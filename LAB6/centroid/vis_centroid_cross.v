==> flow/design.v <==
`timescale 1ns / 1ps
module vis_centroid_cross #(
    parameter IMG_H = 64,
    parameter IMG_W = 64
)
(
    input [10:0] x,
    input [10:0] y,
    input clk,
    input de_in,
    input h_sync_in,
    input v_sync_in,
    input [23:0] pixel_in,
    output de_out,
    output h_sync_out,
    output v_sync_out,
    output [23:0] pixel_out
);
wire [7:0] R;
wire [7:0] G;
wire [7:0] B;
assign R = pixel_in[23:16];
assign G = pixel_in[15:8];
assign B = pixel_in[7:0];
reg [10:0] x_pos = 0;
reg [10:0] y_pos = 0;
reg prev_vsync;
always @(posedge clk)
begin  
    prev_vsync <= v_sync_in;
    if (v_sync_in == 1)
    begin
        x_pos <= 0;
        y_pos <= 0;
    end
    if (de_in == 1)
    begin
        x_pos <= x_pos + 1;
        if (x_pos == IMG_W - 1)
        begin
            x_pos <= 0;
            y_pos <= y_pos + 1;
            if (y_pos == IMG_H - 1)
            begin
                y_pos <= 0;
            end
        end
    end
end
assign pixel_out[23:16] = ((x_pos == x || y_pos == y) ?  (255) : (R));
assign pixel_out[15:8] = ((x_pos == x || y_pos == y) ?  (0): (G));
assign pixel_out[7:0] = ((x_pos == x || y_pos == y) ?  (0): (B));
assign de_out = de_in;
assign h_sync_out = h_sync_in;
assign v_sync_out = v_sync_in;
endmodule
==> Step by step through the tools: vis_centroid_cross <==
The steps from the RTL of vis_centroid_cross to its reports follow in flow order.
Lines are those of the file above, counted from 1.
Operators carry their Yosys type and port widths (W data, S select, Z words).
Library cell names are shortened.
{ "setup": {"top_module": "vis_centroid_cross", "clk_port": "clk", "cell_library": "sky130hd", "pvt_corner": "tt_025C_1v80"} }

==> Elaborated design <==
Counts by Yosys on the flattened word-level netlist (proc, flatten, opt, wreduce; memories kept). Register bits leave out memories and registers merged into their read ports (data or address). Print and check cells are left out. Cells with the same type and inputs are merged into one.
{ "bits": {"register_bits": 22, "wordCells": 20} }
{ "classes": {"n_reduce_logical": 2, "add_sub_neg": 2, "mux": 10, "eq_ne": 4} }
{ "op_table": {"columns": ["operator", "n"], "rows": [
  ["$mux W11", 7],
  ["$mux W8", 3],
  ["$add A11 B1 Y11 const B", 2],
  ["$eq A11 B11 Y1", 2],
  ["$eq A11 B6 Y1 const B", 2],
  ["$reduce_bool A2 Y1", 1],
  ["$logic_or A1 B1 Y1", 1]
]} }

==> Logic depth <==
Depth = most cells in a row (Yosys ltp): at word level without a register or memory, in the mapped netlist without a sequential cell, where the memories' decode and read muxes count.
{ "logic_depth": {"depth_word": 4, "abc_area": 1, "depth_mapped": 9, "mapped_depth_nobuf": 9} }

==> Mapped cells and area <==
The flow's flattened synthesis, as Yosys stat reports it; memories are mapped. The netlist is that of the ABC_AREA named above (0 if unset); the other value can give another one.
{ "types": {"columns": ["cell_type", "n", "area_total_um2"], "rows": [
  ["edfxtp_1", 11, 330.317],
  ["nand2_1", 79, 296.534],
  ["dfxtp_1", 11, 220.211],
  ["inv_1", 50, 187.68],
  ["nor2_1", 28, 105.101],
  ["xnor2_1", 12, 105.101],
  ["nand3_1", 20, 100.096],
  ["nor2_2", 16, 100.096],
  ["nand3b_1", 8, 60.058],
  ["xor2_1", 6, 52.55],
  ["buf_6", 4, 45.043],
  ["nand3_4", 2, 35.034],
  ["o21ai_0", 6, 30.029],
  ["ha_1", 2, 25.024],
  ["nand4_1", 4, 25.024],
  ["buf_4", 3, 22.522],
  ["nor3b_1", 3, 22.522],
  ["xnor2_2", 1, 16.266]
]} }
Not listed: further types 12, cells in them 19.
{ "mapped": {"seqArea_um2": 550.5, "area_um2": 1901.8, "cells": 285, "buf_cells": 11, "ffs": 22} }

==> Worst setup path after synthesis <==
Source: OpenSTA report_checks on the synthesized netlist (no wires, ideal clock, input and output delay 20% of the period each), path of least setup slack; recovery checks are left aside. Register names are those of the netlist, which keeps one name where synthesis merged equal registers.
{ "synth_timing": {"kind": "input -> output", "from": "input port y[0]", "to": "output port pixel_out[0]", "in_delay_ns": 0.582, "path_slack_ns": 0.967, "tclk_ns": 2.91, "driving_pins": 7, "arrival_ns": 1.361, "path_buffers": 1, "path_delay_ns": 0.779, "output_delay_ns": 0.582, "period_less_setup_slack_ns": 1.943} }
"path_delay_ns" is the arrival time less input delay plus setup time.
A path that ends at an output port has no setup time.
"driving_pins" counts driving pins, that of a launching flip-flop among them; a cell with two outputs on the path counts twice.
"period_less_setup_slack_ns" is the clock period less the worst setup slack; recovery checks do not enter. This is arithmetic on one report: input and output delays are still those of the set period (20% each).
Between the ends stands the longest chain of elaborated cells between them, by number of cells; it is not shown to be the way that was timed. Of several equally long chains one is given.
Each line given opens the expression or statement behind the cell; cells for indexed reads and writes are added by Yosys, which also makes memories of some case tables.
{ "synth_between": {"cell_sequence": "xnor2_1 -> nand2_1 -> nor2_1 -> nand3_4 -> nand2_4 -> buf_8 -> nor2_2", "elab_chain_cells": 3, "cells_between": 3, "classes_between": "eq/ne: 1; mux: 1; reduce/logical: 1"} }
{ "synth_lines": {"columns": ["element", "line", "text"], "rows": [
  ["start: declaration", 8, "input [10:0] y,"],
  ["$eq A11 B11 Y1", 52, "assign pixel_out[7:0] = ((x_pos == x || y_pos == y) ?  (0): (B));"],
  ["$logic_or A1 B1 Y1", 52, null],
  ["$mux W8", 52, null],
  ["end: declaration", 17, "output [23:0] pixel_out"]
]} }

==> Path in the finished layout <==
Path of least setup slack in the final report of record 2 (OpenROAD, finished layout, wires in). Where an end is a register, its clock arrival counts in the times.
{ "layout_timing": {"kind": "input -> output", "from": "input port x[1]", "to": "output port pixel_out[17]", "arrival_ns": 2.31, "path_slack_ns": 0.12, "driving_pins": 8, "tclk_ns": 3.04, "output_delay_ns": 0.61, "in_delay_ns": 0.61, "path_buffers": 2} }
Between the ends stands the longest chain of elaborated cells between them, by number of cells; it is not shown to be the way that was timed. Of several equally long chains one is given.
{ "layout_between": {"cell_sequence": "clkdlybuf4s50_1 -> nand2_1 -> nand2_1 -> nand2_1 -> nor2_2 -> nand3_4 -> nand3b_1 -> clkdlybuf4s50_1", "elab_chain_cells": 3, "cells_between": 3, "classes_between": "eq/ne: 1; mux: 1; reduce/logical: 1"} }
{ "layout_lines": {"columns": ["element", "line", "text"], "rows": [
  ["start: declaration", 7, "input [10:0] x,"],
  ["$eq A11 B11 Y1", 50, "assign pixel_out[23:16] = ((x_pos == x || y_pos == y) ?  (255) : (R));"],
  ["$logic_or A1 B1 Y1", 50, null],
  ["$mux W8", 50, null],
  ["end: declaration", 17, "output [23:0] pixel_out"]
]} }

Data sheet: physical implementation of vis_centroid_cross

Design vis_centroid_cross on sky130hd. What follows are 2 stored runs of the flow, each under its own settings; their order means nothing. The constraints put input and output delay at 20% of the set period each and load the outputs with 0.01 pF.
"achieved clock period (ns)" = clock period - worst setup slack. The figure is calculated, with input and output delays left at 20% of the set period.
"worst setup path time (ns)": the worst setup path's part of the clock period (all of it between registers, 20% less for each end at a port) less its slack. A launch clock that arrives late makes it longer, a capture clock that arrives late makes it shorter.
"finish__power__total" rests on the timing tool's default activity at the inputs, not on a simulated workload.

settings of record 1
{
  "period_ns": 1.45,
  "CORE_UTILIZATION": 68,
  "SETUP_SLACK_MARGIN": -0.14,
  "PLACE_DENSITY_LB_ADDON": 0.21,
  "CORE_ASPECT_RATIO": 1.23,
  "CORE_MARGIN": 6,
  "GPL_ROUTABILITY_DRIVEN": 0,
  "SLEW_MARGIN": 5,
  "MAX_ROUTING_LAYER": "met5",
  "CAP_MARGIN": 20
}
report of record 1: did not finish, place, FLW-0024

settings of record 2
{
  "period_ns": 3.04,
  "CORE_UTILIZATION": 19,
  "PLACE_DENSITY": 0.75,
  "CORE_ASPECT_RATIO": 0.84,
  "CELL_PAD_IN_SITES_DETAIL_PLACEMENT": 2,
  "TNS_END_PERCENT": 45,
  "ABC_AREA": 1,
  "GPL_TIMING_DRIVEN": 0,
  "GPL_ROUTABILITY_DRIVEN": 1,
  "CTS_CLUSTER_DIAMETER": 230,
  "CAP_MARGIN": 20,
  "CORE_MARGIN": 2,
  "SLEW_MARGIN": 20
}
report of record 2
yosys chip area after synthesis (um^2): 1901.8
finish__design__die__area: 10828.8
finish__design__instance__area__stdcell: 2956.6
finish__design__instance__utilization: 0.3034
finish__timing__setup__ws: 0.121
finish__timing__setup__tns: 0.000
finish__timing__hold__ws: 0.540
finish__power__total: 9.559e-04
achieved clock period (ns): 2.919
worst setup path time (ns): 1.70
worst setup path kind: input -> output
