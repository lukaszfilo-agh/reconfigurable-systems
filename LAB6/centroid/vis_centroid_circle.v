==> flow/design.v <==
`timescale 1ns / 1ps
module vis_centroid_circle #(
    parameter IMG_H = 64,
    parameter IMG_W = 64
)
(
    input [10:0] x,
    input [10:0] y,
    input clk,
    input de_in,
    input h_sync_in,
    input v_sync_in,
    input [23:0] pixel_in,
    output de_out,
    output h_sync_out,
    output v_sync_out,
    output [23:0] pixel_out
);
wire [7:0] R;
wire [7:0] G;
wire [7:0] B;
assign R = pixel_in[23:16];
assign G = pixel_in[15:8];
assign B = pixel_in[7:0];
reg [10:0] x_pos = 0;
reg [10:0] y_pos = 0;
reg prev_vsync;
reg [7:0] R_reg;
reg [7:0] G_reg;
reg [7:0] B_reg;
always @(posedge clk)
begin
    R_reg <= R;
    G_reg <= G;
    B_reg <= B;
    prev_vsync <= v_sync_in;
    if (v_sync_in == 1)
    begin
        x_pos <= 0;
        y_pos <= 0;
    end
    if (de_in == 1)
    begin
        x_pos <= x_pos + 1;
        if (x_pos == IMG_W - 1)
        begin
            x_pos <= 0;
            y_pos <= y_pos + 1;
        end
    end
    if ((x_pos == x) && ((y_pos == y + 3) || (y_pos == y - 3)))
    begin
        R_reg <= 255;
        G_reg <= 0;
        B_reg <= 0;
    end
    if ((y_pos == y + 2) || (y_pos == y - 2))
    begin
        if ((x_pos > x-3) && (x_pos < x+3))
        begin
            R_reg <= 255;
            G_reg <= 0;
            B_reg <= 0;
        end
    end
    if ((y_pos == y + 1) || (y_pos == y - 1))
    begin
        if ((x_pos > x-3) && (x_pos < x+3))
        begin
            R_reg <= 255;
            G_reg <= 0;
            B_reg <= 0;
        end
    end
    if (y_pos == y)
    begin
        if ((x_pos > x-4) && (x_pos < x+4))
        begin
            R_reg <= 255;
            G_reg <= 0;
            B_reg <= 0;
        end
    end
    if ((x_pos == x) && ((y_pos - y) < 3) && ((y - y_pos) < 3))
    begin
        R_reg <= 255;
        G_reg <= 0;
        B_reg <= 0;
    end
    if (((x_pos - x) == 1) && ((y_pos - y) < 2) && ((y - y_pos) < 2))
    begin
        R_reg <= 255;
        G_reg <= 0;
        B_reg <= 0;
    end
    if ((y_pos == y) && ((x_pos - x) < 3) && ((x - x_pos) < 3))
    begin
        R_reg <= 255;
        G_reg <= 0;
        B_reg <= 0;
    end
end
assign pixel_out[23:16] = R_reg;
assign pixel_out[15:8] = G_reg;
assign pixel_out[7:0] = B_reg;
assign de_out = de_in;
assign h_sync_out = h_sync_in;
assign v_sync_out = v_sync_in;
endmodule
* Step by step through the tools: vis_centroid_circle
Tool output for the design above, in the order of the flow. Lines are those of the file above, counted from 1. Cell names lack the library's common part. The mark -- stands for no value.
Inputs: top module vis_centroid_circle, clock input clk, library sky130hd, library corner tt_025C_1v80

* Word level
Yosys after proc, flatten, opt, wreduce and memory -nomap, before mapping. Memory bits, and registers merged into a memory's read port (data or address), are not among the register bits. Print and check cells are not counted. Equal cells are merged and count once.
Operators by class: add/subtract/negate cells 16, magnitude comparators 10, eq/ne operators 10, mux-type cells 27, reduce/logical cells 14
Operators with widths (number):
- 32-bit by 2-bit < comparator with 1-bit output with constant B | 6
- 8-bit two-way mux | 21
- 11-bit by 32-bit equality test with 1-bit output | 3
- 11-bit two-way mux | 6
- 11-bit by 32-bit > comparator with 1-bit output | 2
- 11-bit by 11-bit subtractor with 12-bit output | 4
- 11-bit by 12-bit equality test with 1-bit output | 3
- 11-bit by 2-bit adder with 12-bit output with constant B | 3
- 11-bit by 2-bit subtractor with 12-bit output with constant B | 3
- 32-bit by 1-bit equality test with 1-bit output with constant B | 1
- 11-bit by 12-bit < comparator with 1-bit output | 2
- 11-bit by 1-bit adder with 11-bit output with constant B | 2
- 11-bit equality test | 2
- 11-bit by 1-bit adder with 12-bit output with constant B | 1
- 11-bit by 1-bit subtractor with 12-bit output with constant B | 1
- 11-bit by 3-bit adder with 12-bit output with constant B | 1
- 11-bit by 3-bit subtractor with 12-bit output with constant B | 1
- 11-bit by 6-bit equality test with 1-bit output with constant B | 1
- 1-bit logical AND | 9
- 1-bit logical OR | 3
- 3-bit OR reduction | 1
- 2-bit nonzero test | 1
Bit counts: bits in registers 46, bits of input ports 50, output and inout port bits 27, word-level cells 82

* Longest topological paths
Longest topological path by Yosys (ltp), each cell counted once; first at word level (registers and memories cut), then after technology mapping (sequential cells cut; the memories' decode and read muxes count).
Logic depth: depth after elaboration 11, ABC_AREA 0, depth in mapped cells 16, mapped depth without buffers 14

* Netlist
Source: synth_stat.txt of the flow (Yosys; design flattened, memories mapped). It holds for the ABC_AREA given above (unset counts as 0); a run with the other value may have another netlist.
Mapped netlist: cells in the netlist 942, mapped area 7093.1 um^2, sequential area 1031.0 um^2, mapped flip-flops 46, buffer cells 53
Cells by type:
- ha_1 | number 96, area in all 1.2E+03 um^2
- dfxtp_1 | number 35, area in all 700.672 um^2
- xnor2_1 | number 68, area in all 595.571 um^2
- edfxtp_1 | number 11, area in all 330.317 um^2
- nor2_1 | number 85, area in all 319.056 um^2
- a21oi_1 | number 48, area in all 240.23 um^2
- o21ai_0 | number 46, area in all 230.221 um^2
- inv_1 | number 61, area in all 228.97 um^2
- nand2_1 | number 59, area in all 221.462 um^2
- mux2i_1 | number 17, area in all 170.163 um^2
- nor3_1 | number 34, area in all 170.163 um^2
- nand3_1 | number 29, area in all 145.139 um^2
- xor2_1 | number 16, area in all 140.134 um^2
- nor3b_1 | number 18, area in all 135.13 um^2
- nand4_1 | number 21, area in all 131.376 um^2
- clkbuf_1 | number 33, area in all 123.869 um^2
- a211oi_1 | number 15, area in all 112.608 um^2
- and3_1 | number 17, area in all 106.352 um^2
Other cell types: 57; their cells: 233.

* Path before layout
OpenSTA on the mapped netlist: ideal clock, no wires. The path of least setup slack (recovery checks aside). Input and output delay are each 20% of the period. Register names are those of the netlist, which keeps one name where synthesis merged equal registers.
Timing path after synthesis: path type input port to flip-flop, start input port x[4], end register R_reg[2], period 5.25 ns, input delay 1.050 ns, library setup time 0.127 ns, time at the first pin 1.050 ns, arrival time 4.102 ns, required time 5.123 ns, setup slack 1.021 ns, delay of the path 3.179 ns, driving pins on the path 14, path buffers 2, synthesis period reached 4.229 ns
"delay of the path" is the arrival time less input delay plus setup time. "driving pins on the path" counts driving pins, that of a launching flip-flop among them; a cell with two outputs on the path counts twice. "synthesis period reached" = period - worst setup slack (recovery checks aside). The figure is calculated, with input and output delays left at 20% of the set period. The rows between start and end are the longest chain of elaborated cells between them; the timing report does not say that the signal goes this way. Where chains are equally long, one stands for them. Each line given opens the expression or statement behind the cell; cells for indexed reads and writes are added by Yosys, which also makes memories of some case tables. A register here has more assigning lines than the two given.
Between the ends, after synthesis: cells stage by stage clkbuf_1 or3_1 or4_1 nor2_1 nand2_1 xnor2_1 ha_1 a21o_1 a21oi_1 a221o_1 a211oi_1 a221o_1 buf_6 or3_1, length of the longest elaborated chain 9, elaborated cells between the ends (all ways) 31, those cells by class 6 x add/sub; 6 x compare; 2 x eq/ne; 7 x mux; 10 x reduce/logical
Ends and longest elaborated chain, after synthesis:
- from (decl) | RTL line 7 | input [10:0] x,
- 11-bit by 2-bit subtractor with 12-bit output | RTL line 59 | if ((x_pos > x-3) && (x_pos < x+3))
- 11-bit by 32-bit > comparator with 1-bit output | RTL line 59
- 1-bit logical AND | RTL line 59
- 8-bit two-way mux | RTL line 59
- 8-bit two-way mux | RTL line 57 | if ((y_pos == y + 2) || (y_pos == y - 2))
- 8-bit two-way mux | RTL line 68 | if ((x_pos > x-3) && (x_pos < x+3))
- 8-bit two-way mux | RTL line 66 | if ((y_pos == y + 1) || (y_pos == y - 1))
- 8-bit two-way mux | RTL line 77 | if ((x_pos > x-4) && (x_pos < x+4))
- 8-bit two-way mux | RTL line 75 | if (y_pos == y)
- to (assign) | RTL line 70 | R_reg <= 255;
- to (assign) | RTL line 79 | R_reg <= 255;
- to (decl) | RTL line 28 | reg [7:0] R_reg;

* Worst path after layout
Path of least setup slack in the final report of flow run 1 (OpenROAD, finished layout, wires in). Where an end is a register, its clock arrival counts in the times.
Timing path after layout: path type input port to flip-flop, start input port y[8], end register R_reg[3], period 6.96 ns, input delay 1.39 ns, library setup time 0.05 ns, time at the first pin 1.39 ns, arrival time 5.84 ns, required time 7.19 ns, setup slack 1.35 ns, driving pins on the path 11, path buffers 1
The rows between start and end are the longest chain of elaborated cells between them; the timing report does not say that the signal goes this way. Where chains are equally long, one stands for them. A register here has more assigning lines than the two given.
Between the ends, after layout: cells stage by stage clkdlybuf4s50_1 clkinv_1 ha_1 nand4_1 or3_1 a211o_1 nor4_1 nand4_1 nor4_1 a221o_1 or3_1, length of the longest elaborated chain 11, elaborated cells between the ends (all ways) 37, those cells by class 8 x add/sub; 4 x compare; 7 x eq/ne; 7 x mux; 11 x reduce/logical
Ends and longest elaborated chain, after layout:
- from (decl) | RTL line 8 | input [10:0] y,
- 11-bit by 2-bit adder with 12-bit output | RTL line 51 | if ((x_pos == x) && ((y_pos == y + 3) || (y_pos == y - 3)))
- 11-bit by 12-bit equality test with 1-bit output | RTL line 51
- 1-bit logical OR | RTL line 51
- 1-bit logical AND | RTL line 51
- 8-bit two-way mux | RTL line 51
- 8-bit two-way mux | RTL line 59 | if ((x_pos > x-3) && (x_pos < x+3))
- 8-bit two-way mux | RTL line 57 | if ((y_pos == y + 2) || (y_pos == y - 2))
- 8-bit two-way mux | RTL line 68 | if ((x_pos > x-3) && (x_pos < x+3))
- 8-bit two-way mux | RTL line 66 | if ((y_pos == y + 1) || (y_pos == y - 1))
- 8-bit two-way mux | RTL line 77 | if ((x_pos > x-4) && (x_pos < x+4))
- 8-bit two-way mux | RTL line 75 | if (y_pos == y)
- to (assign) | RTL line 70 | R_reg <= 255;
- to (assign) | RTL line 79 | R_reg <= 255;
- to (decl) | RTL line 28 | reg [7:0] R_reg;

Memo
Re: implementation data of vis_centroid_circle

Measured data: module vis_centroid_circle, platform sky130hd, 2 stored runs of the flow under differing settings, order arbitrary. Input and output delays are each 20% of the period that was set; the output load is 0.01 pF.
By "reached clock period" is meant the clock period of the run minus its worst setup slack. This is arithmetic on one report: input and output delays are still those of the set period (20% each).
"time of the worst setup path" means the part of the period allowed to the worst setup path (the constraints hold back 20% at inputs and 20% at outputs) less its slack; where the path has registers, the arrival times of their clocks count too.
"total power after layout" rests on the timing tool's default activity at the inputs, not on a simulated workload.

* Flow run 1 | settings: period_ns 6.96; CAP_MARGIN 20; CORE_MARGIN 2; CORE_UTILIZATION 40; SLEW_MARGIN 20 | results: total power after layout 996.4 µW; time of the worst setup path 4.22 ns; worst setup path kind input port to flip-flop; post-route worst hold slack 0.533 ns; reached clock period 5.608 ns; worst slack on setup checks 1.352 ns; utilization after layout 0.466; area of the synthesized netlist 7093.1 um^2; standard-cell area after routing 8056.5 um^2; total die area 18814.2 um^2; sum of negative setup slack 0.000 ns
* Flow run 2 | settings: period_ns 5.49; CORE_UTILIZATION 69; SETUP_SLACK_MARGIN 1.19; PLACE_DENSITY_LB_ADDON 0.05; HOLD_SLACK_MARGIN 0.28; CORE_ASPECT_RATIO 0.93; TNS_END_PERCENT 95; GPL_TIMING_DRIVEN 1; CTS_CLUSTER_SIZE 47; MIN_ROUTING_LAYER met2; CAP_MARGIN 20; CORE_MARGIN 2; SLEW_MARGIN 20 | not finished: routing ended with error GRT-0232
